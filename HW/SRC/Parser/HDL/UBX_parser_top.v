==> flow/design.v <==
`timescale 1ns / 1ps
module UBX_parser_top
	(
		input 				i_uart_clk,
		input 		[7:0] 	i_data_tdata,
		input 				i_data_tvalid,
		output reg	[15:0] 	o_csid_tdata,
		output reg	[15:0] 	o_length_tdata,
		output reg	[8:0] 	o_pyl_tdata,
		output reg			o_pkt_tvalid,
		output reg 			o_pkt_tlast,
		output reg 			pkt_error
	);
	localparam UBX_HEADER_C = 16'hB562;
	localparam IDLE = 8'd0; 
	localparam HEADER = 8'd1; 
	localparam CLASSID = 8'd2; 
	localparam LENGTH = 8'd3; 
	localparam PAYLOAD = 8'd4; 
	localparam CHECKSUM = 8'd5; 
	localparam CHECKSUM_VALIDATE = 8'd6; 
		reg [7:0] 	s_data_tdata  = 8'h00;
		reg 			s_data_tvalid = 1'b0;
		reg [7:0] 	s_rdata_tdata  = 8'h00;
		reg 			s_rdata_tvalid = 1'b0;
		reg [7:0]	pars_cs = IDLE;
		reg 			calc_chechsum_flag = 1'b0;
		reg [7:0]	byte_cntr = 8'h00;	
		reg [15:0]	ubx_header = 16'h0000;
		reg [15:0]	ubx_csid   = 16'h0000;
		reg [15:0]	ubx_len   = 16'h0000;
		reg [7:0]	ubx_pyl   = 8'h00;
		reg [15:0]	ubx_CK   = 16'h0000;
		reg 			ubx_tvalid = 1'b0;
		reg 			ubx_tlast = 1'b0;
		wire [15:0]	little_len;
		reg [3:0]	csum_calc_cs = 4'h0;
		reg [7:0]	CK_A = 8'h00;
		reg [7:0]	CK_B = 8'h00;
assign little_len = {ubx_len[7:0], ubx_len[15:8]};
always @(posedge i_uart_clk) begin 
	s_data_tdata 		<= i_data_tdata;
	s_data_tvalid		<= i_data_tvalid;
	s_rdata_tdata 	<= s_data_tdata;
	s_rdata_tvalid	<= s_data_tvalid;
end 
always @(posedge i_uart_clk) begin 
	case (pars_cs) 
		IDLE : begin 
			if (s_data_tvalid) begin 
				pars_cs <= HEADER;
			end 
			ubx_tvalid 			<= 1'b0;
			byte_cntr  			<= 8'h00;
			calc_chechsum_flag 	<= 1'b0;
			pkt_error 			<= 1'b0;
			ubx_tlast			<= 1'b0;
		end
		HEADER : begin 
			if (s_rdata_tvalid) begin 
				if (byte_cntr < 2 - 1 ) begin 
					byte_cntr <= byte_cntr + 1;
				end 
				else begin 
					byte_cntr  			<= 8'h00;
					pars_cs 				<= CLASSID;
					calc_chechsum_flag 	<= 1'b1;
				end
				ubx_header <= {ubx_header[7:0], s_rdata_tdata};
			end 
		end
		CLASSID : begin 
			if (ubx_header != UBX_HEADER_C ) begin 
				pars_cs <= IDLE;
			end
			else begin 
				if (s_rdata_tvalid) begin 
					if (byte_cntr < 2 - 1 ) begin 
						byte_cntr <= byte_cntr + 1;
					end
					else begin 
						byte_cntr  			<= 8'h00;
						pars_cs 				<= LENGTH;
					end
					ubx_csid <= {ubx_csid[7:0], s_rdata_tdata};
				end
			end
		end
		LENGTH : begin 
			if (s_rdata_tvalid) begin 
				if (byte_cntr < 2 - 1 ) begin 
					byte_cntr <= byte_cntr + 1;
				end
				else begin 
					byte_cntr  	<= 8'h00;
					pars_cs 		<= PAYLOAD;
				end
				ubx_len <= {ubx_len[7:0], s_rdata_tdata};
			end
		end
		PAYLOAD : begin 
			if (s_rdata_tvalid) begin 
				if (byte_cntr < little_len - 1 ) begin 
					byte_cntr <= byte_cntr + 1;
				end 
				else begin 
					byte_cntr  	<= 8'h00;
					pars_cs 		<= CHECKSUM;
					ubx_tlast	<= 1'b1;
				end
				ubx_pyl <= s_rdata_tdata;
			end
			ubx_tvalid <= s_rdata_tvalid;
		end
		CHECKSUM : begin 
			ubx_tlast	<= 1'b0;
			calc_chechsum_flag 	<= 1'b0;
			if (s_rdata_tvalid) begin 
				if (byte_cntr < 2 - 1 ) begin 
					byte_cntr <= byte_cntr + 1;
				end 
				else begin 
					byte_cntr  	<= 8'h00;
					pars_cs 		<= CHECKSUM_VALIDATE;
				end
				ubx_CK <= {ubx_CK[7:0], s_rdata_tdata};
			end
			ubx_tvalid <= 1'b0;
		end
		CHECKSUM_VALIDATE : begin 
			if (ubx_CK != {CK_A, CK_B}) begin 
				pkt_error <= 1'b1;
			end else begin 
				pkt_error <= 1'b0;
			end 
			pars_cs 		<= IDLE;
		end 
		default : begin 
		end 
	endcase	
end 
always @(posedge i_uart_clk) begin 
	if ( s_rdata_tvalid && calc_chechsum_flag ) begin 
		CK_A <= CK_A + s_rdata_tdata;
	end else if ( pars_cs == IDLE ) begin 	
		CK_A <= 8'h00;	
	end 
	if ( pars_cs != IDLE ) begin 	
		case (csum_calc_cs)  
			4'h0 : begin 
				if ( s_rdata_tvalid && calc_chechsum_flag ) begin 
					csum_calc_cs <= 4'h1;
				end 
			end 
			4'h1 : begin 
				CK_B <= CK_B + CK_A;
				csum_calc_cs <= 4'h0;
			end 
			default : begin 
			end 
		endcase
	end else begin 
		CK_B <= 8'h00;	
	end;
end 
always @( posedge i_uart_clk ) begin 
	o_csid_tdata		<= ubx_csid;
	o_length_tdata	<= ubx_len;		
	o_pyl_tdata		<= ubx_pyl;	
	o_pkt_tvalid		<= ubx_tvalid;
	o_pkt_tlast		<= ubx_tlast;
end;
endmodule
# Step by step through the tools: UBX_parser_top
# Tool output for the design above, in the order of the flow.
# Line numbers count from 1 in the design file above.
inputs:
  design: "UBX_parser_top"
  clk_port: "i_uart_clk"
  cell_library: "sky130hd"
  pvt_corner: "tt_025C_1v80"

# Word level
# Source: Yosys, flattened and elaborated, memories not mapped. Widths are those after wreduce. Registers that Yosys merges into a memory's read port (data or address) are not register bits. Print and check cells do not count. Equal cells are merged and count once.
classes:
  add_sub_neg: 4
  n_cmp: 2
  n_eq: 22
  n_mux: 32
  logic: 1
  reduce_and_logical: 23
op_table:
  columns: ["operator", "n"]
  rows:
  - ["2-to-1 mux 8 bit", 19]
  - ["parallel mux 8 bit (select 7 bit)", 1]
  - ["< comparator 8 x 32 -> 1 bit", 1]
  - ["parallel mux 8 bit (select 4 bit)", 1]
  - ["== test 8 x 3 -> 1 bit (second input constant)", 3]
  - ["inequality test 2 bit (second input constant)", 11]
  - ["subtractor 16 x 1 -> 17 bit (second input constant)", 1]
  - ["inequality test 16 bit", 1]
  - ["inequality test 16 bit (second input constant)", 1]
  - ["== test 8 x 2 -> 1 bit (second input constant)", 2]
  - ["adder 8 bit", 2]
  - ["AND reduction 3 bit", 5]
  - ["AND reduction 12 bit", 1]
  - ["nonzero test 2 bit", 5]
  - ["AND reduction 2 bit", 4]
  - ["adder 8 x 1 -> 8 bit (second input constant)", 1]
  - ["< comparator 8 x 1 -> 1 bit (second input constant)", 1]
  - ["== test 8 x 1 -> 1 bit (second input constant)", 1]
  - ["zero test 8 bit", 1]
  - ["nonzero test 8 bit", 1]
  - ["parallel mux 4 bit (select 2 bit)", 1]
  - ["parallel mux 1 bit (select 2 bit)", 4]
  - ["nonzero test 7 bit", 1]
  - ["inequality test 3 bit (second input constant)", 2]
  - ["nonzero test 6 bit", 1]
  - ["2-to-1 mux 1 bit", 5]
  - ["== test 4 x 1 -> 1 bit (second input constant)", 1]
  - ["zero test 4 bit", 1]
# Other operator kinds: 5; their cells: 5.
bits:
  register_bits: 172

# Longest topological paths
# Yosys ltp: most cells in a row. Word level: on the elaborated netlist, between registers, memories and ports. Mapped: between sequential cells and ports; inverters and the memories' decode and read muxes count.
depth:
  word_depth: 5
  abc_area: 0
  depth_mapped: 11
  ltp_nobuf: 11

# Netlist
# The flow's flattened synthesis, as Yosys stat reports it; memories are mapped. The netlist is that of the ABC_AREA named above (0 if unset); the other value can give another one.
types:
  columns: ["cell", "n"]
  rows:
  - ["sky130_fd_sc_hd__edfxtp_1", 96]
  - ["sky130_fd_sc_hd__dfxtp_1", 68]
  - ["sky130_fd_sc_hd__ha_1", 24]
  - ["sky130_fd_sc_hd__xnor2_1", 29]
  - ["sky130_fd_sc_hd__nor2_1", 33]
  - ["sky130_fd_sc_hd__nor3_1", 16]
  - ["sky130_fd_sc_hd__xor2_1", 8]
  - ["sky130_fd_sc_hd__inv_1", 18]
  - ["sky130_fd_sc_hd__a21oi_1", 13]
  - ["sky130_fd_sc_hd__mux2i_1", 6]
  - ["sky130_fd_sc_hd__nand2_1", 15]
  - ["sky130_fd_sc_hd__o21ai_0", 10]
  - ["sky130_fd_sc_hd__nor2b_1", 7]
  - ["sky130_fd_sc_hd__fa_1", 2]
  - ["sky130_fd_sc_hd__nand3_1", 8]
  - ["sky130_fd_sc_hd__nand4_1", 5]
  - ["sky130_fd_sc_hd__a2111oi_4", 1]
  - ["sky130_fd_sc_hd__a32oi_4", 1]
# Other cell types: 32; their cells: 55.
synth_totals:
  cells: 415
  area_mm2: 0.0059945
  sequential_area_mm2: 0.0042441
  ff_cells: 164

# Path before layout
# Source: OpenSTA report_checks on the synthesized netlist (no wires, ideal clock, input and output delay 20% of the period each), path of least setup slack; recovery checks are left aside. Register names are those of the netlist, which keeps one name where synthesis merged equal registers.
synth_timing:
  path_kind: "register to register"
  startpoint: "reg ubx_len[11]"
  endpoint: "reg pars_cs[0]"
  period_ps: 4190
  setup_ps: 360
  t_first_pin_ps: 0
  arrival_ps: 2765
  slack_ps: 1065
  delay_ps: 3125
  path_stages: 9
  period_less_setup_slack_ps: 3125
# "delay_ps" is the arrival time less input delay plus setup time.
# "path_stages": output pins that drive a net of the path, with the launching flip-flop's if there is one; two outputs of one cell count as two.
# "period_less_setup_slack_ps" is the clock period less the worst setup slack; recovery checks do not enter. This is arithmetic on one report: input and output delays are still those of the set period (20% each).
# The rows between start and end are the longest chain of elaborated cells between them; the timing report does not say that the signal goes this way. Where chains are equally long, one stands for them.
# A line is the first line of the expression or statement that the cell stems from. Yosys adds cells for indexed reads and writes and turns some case tables into memories.
# A register here has more assigning lines than the two given.
# Only ways into the end's enable, where the timed path ends, are counted here.
synth_via:
  cell_sequence: "sky130_fd_sc_hd__edfxtp_1 sky130_fd_sc_hd__or4_4 sky130_fd_sc_hd__nor4_1 sky130_fd_sc_hd__xnor2_1 sky130_fd_sc_hd__ha_1 sky130_fd_sc_hd__o21ai_0 sky130_fd_sc_hd__a2111oi_4 sky130_fd_sc_hd__o2111ai_2 sky130_fd_sc_hd__a311oi_1"
  elab_chain_len: 4
  cone_cells: 4
  lines_between: 1
  cone_classes: "1 x add/sub; 1 x compare; 1 x eq/ne; 1 x reduce/logical"
synth_lines:
  columns: ["item", "line", "source"]
  rows:
  - ["start: declaration", 31, "reg [15:0] ubx_len = 16'h0000;"]
  - ["start: assignment", 98, "ubx_len <= {ubx_len[7:0], s_rdata_tdata};"]
  - ["subtractor 16 x 1 -> 17 bit", 103, "if (byte_cntr < little_len - 1 ) begin"]
  - ["< comparator 8 x 32 -> 1 bit", 103, null]
  - ["inequality test 2 bit", null, null]
  - ["AND reduction 12 bit", null, null]
  - ["end: assignment", 96, "pars_cs <= PAYLOAD;"]
  - ["end: assignment", 108, "pars_cs <= CHECKSUM;"]
  - ["end: declaration", 26, "reg [7:0] pars_cs = IDLE;"]

# Path in the finished layout
# From the final timing report of flow run 1: the path of least setup slack in the routed layout; clock arrival at registers is part of the times.
# The report prints the path's times to 10 ps; the period is as set.
layout_timing:
  path_kind: "register to register"
  startpoint: "reg ubx_len[9]"
  endpoint: "reg byte_cntr[1]"
  period_ps: 2120
  setup_ps: 250
  t_first_pin_ps: 410
  arrival_ps: 3080
  slack_ps: -790
  path_stages: 10
# The rows between start and end are the longest chain of elaborated cells between them; the timing report does not say that the signal goes this way. Where chains are equally long, one stands for them.
# A register here has more assigning lines than the two given.
layout_via:
  cell_sequence: "sky130_fd_sc_hd__edfxtp_1 sky130_fd_sc_hd__or4_4 sky130_fd_sc_hd__nor4_4 sky130_fd_sc_hd__xnor2_1 sky130_fd_sc_hd__ha_1 sky130_fd_sc_hd__o21ai_2 sky130_fd_sc_hd__a2111oi_4 sky130_fd_sc_hd__o2111ai_4 sky130_fd_sc_hd__a32oi_4 sky130_fd_sc_hd__nor2b_1"
  elab_chain_len: 5
  cone_cells: 5
  lines_between: 3
  cone_classes: "1 x add/sub; 1 x compare; 3 x mux"
layout_lines:
  columns: ["item", "line", "source"]
  rows:
  - ["start: declaration", 31, "reg [15:0] ubx_len = 16'h0000;"]
  - ["start: assignment", 98, "ubx_len <= {ubx_len[7:0], s_rdata_tdata};"]
  - ["subtractor 16 x 1 -> 17 bit", 103, "if (byte_cntr < little_len - 1 ) begin"]
  - ["< comparator 8 x 32 -> 1 bit", 103, null]
  - ["2-to-1 mux 8 bit", 103, null]
  - ["2-to-1 mux 8 bit", 102, "if (s_rdata_tvalid) begin"]
  - ["parallel mux 8 bit (select 4 bit)", 48, "case (pars_cs)"]
  - ["end: assignment", 62, "byte_cntr <= byte_cntr + 1;"]
  - ["end: assignment", 79, "byte_cntr <= byte_cntr + 1;"]
  - ["end: declaration", 28, "reg [7:0] byte_cntr = 8'h00;"]

# Stored flow runs of UBX_parser_top (2 of them; Yosys, OpenROAD, sky130hd). They differ in their settings and are not a sequence. Constraints: input delay and output delay 20% of the set period each, output load 0.01 pF.
# "period_less_ws_ps" is the run's clock period less its worst setup slack. It is reckoned from that one timing run; input and output delays stay at 20% of the period that was set.
# "total_power_w" rests on the timing tool's default activity at the inputs, not on a simulated workload.
runs:
  - name: "flow run 1"
    settings:
      period_ns: 2.12
      CORE_UTILIZATION: 42
      PLACE_DENSITY_LB_ADDON: 0.24
      CORE_ASPECT_RATIO: 1.2
      CORE_MARGIN: 7
      CTS_CLUSTER_SIZE: 85
      MIN_ROUTING_LAYER: "met2"
      CAP_MARGIN: 20
      SLEW_MARGIN: 20
    results:
      layout_utilization_pct: 56.6
      hold_ws_ps: 326
      die_area_mm2: 0.0178277
      period_less_ws_ps: 2912
      total_power_w: 0.011021
      setup_worst_slack_ps: -792
      post_synth_area_mm2: 0.0059945
  - name: "flow run 2"
    settings:
      period_ns: 3.94
      CAP_MARGIN: 20
      CORE_MARGIN: 2
      CORE_UTILIZATION: 40
      SLEW_MARGIN: 20
    results:
      layout_utilization_pct: 50.4
      hold_ws_ps: 326
      die_area_mm2: 0.015982
      period_less_ws_ps: 3397
      total_power_w: 0.00555
      setup_worst_slack_ps: 543
      post_synth_area_mm2: 0.0059945
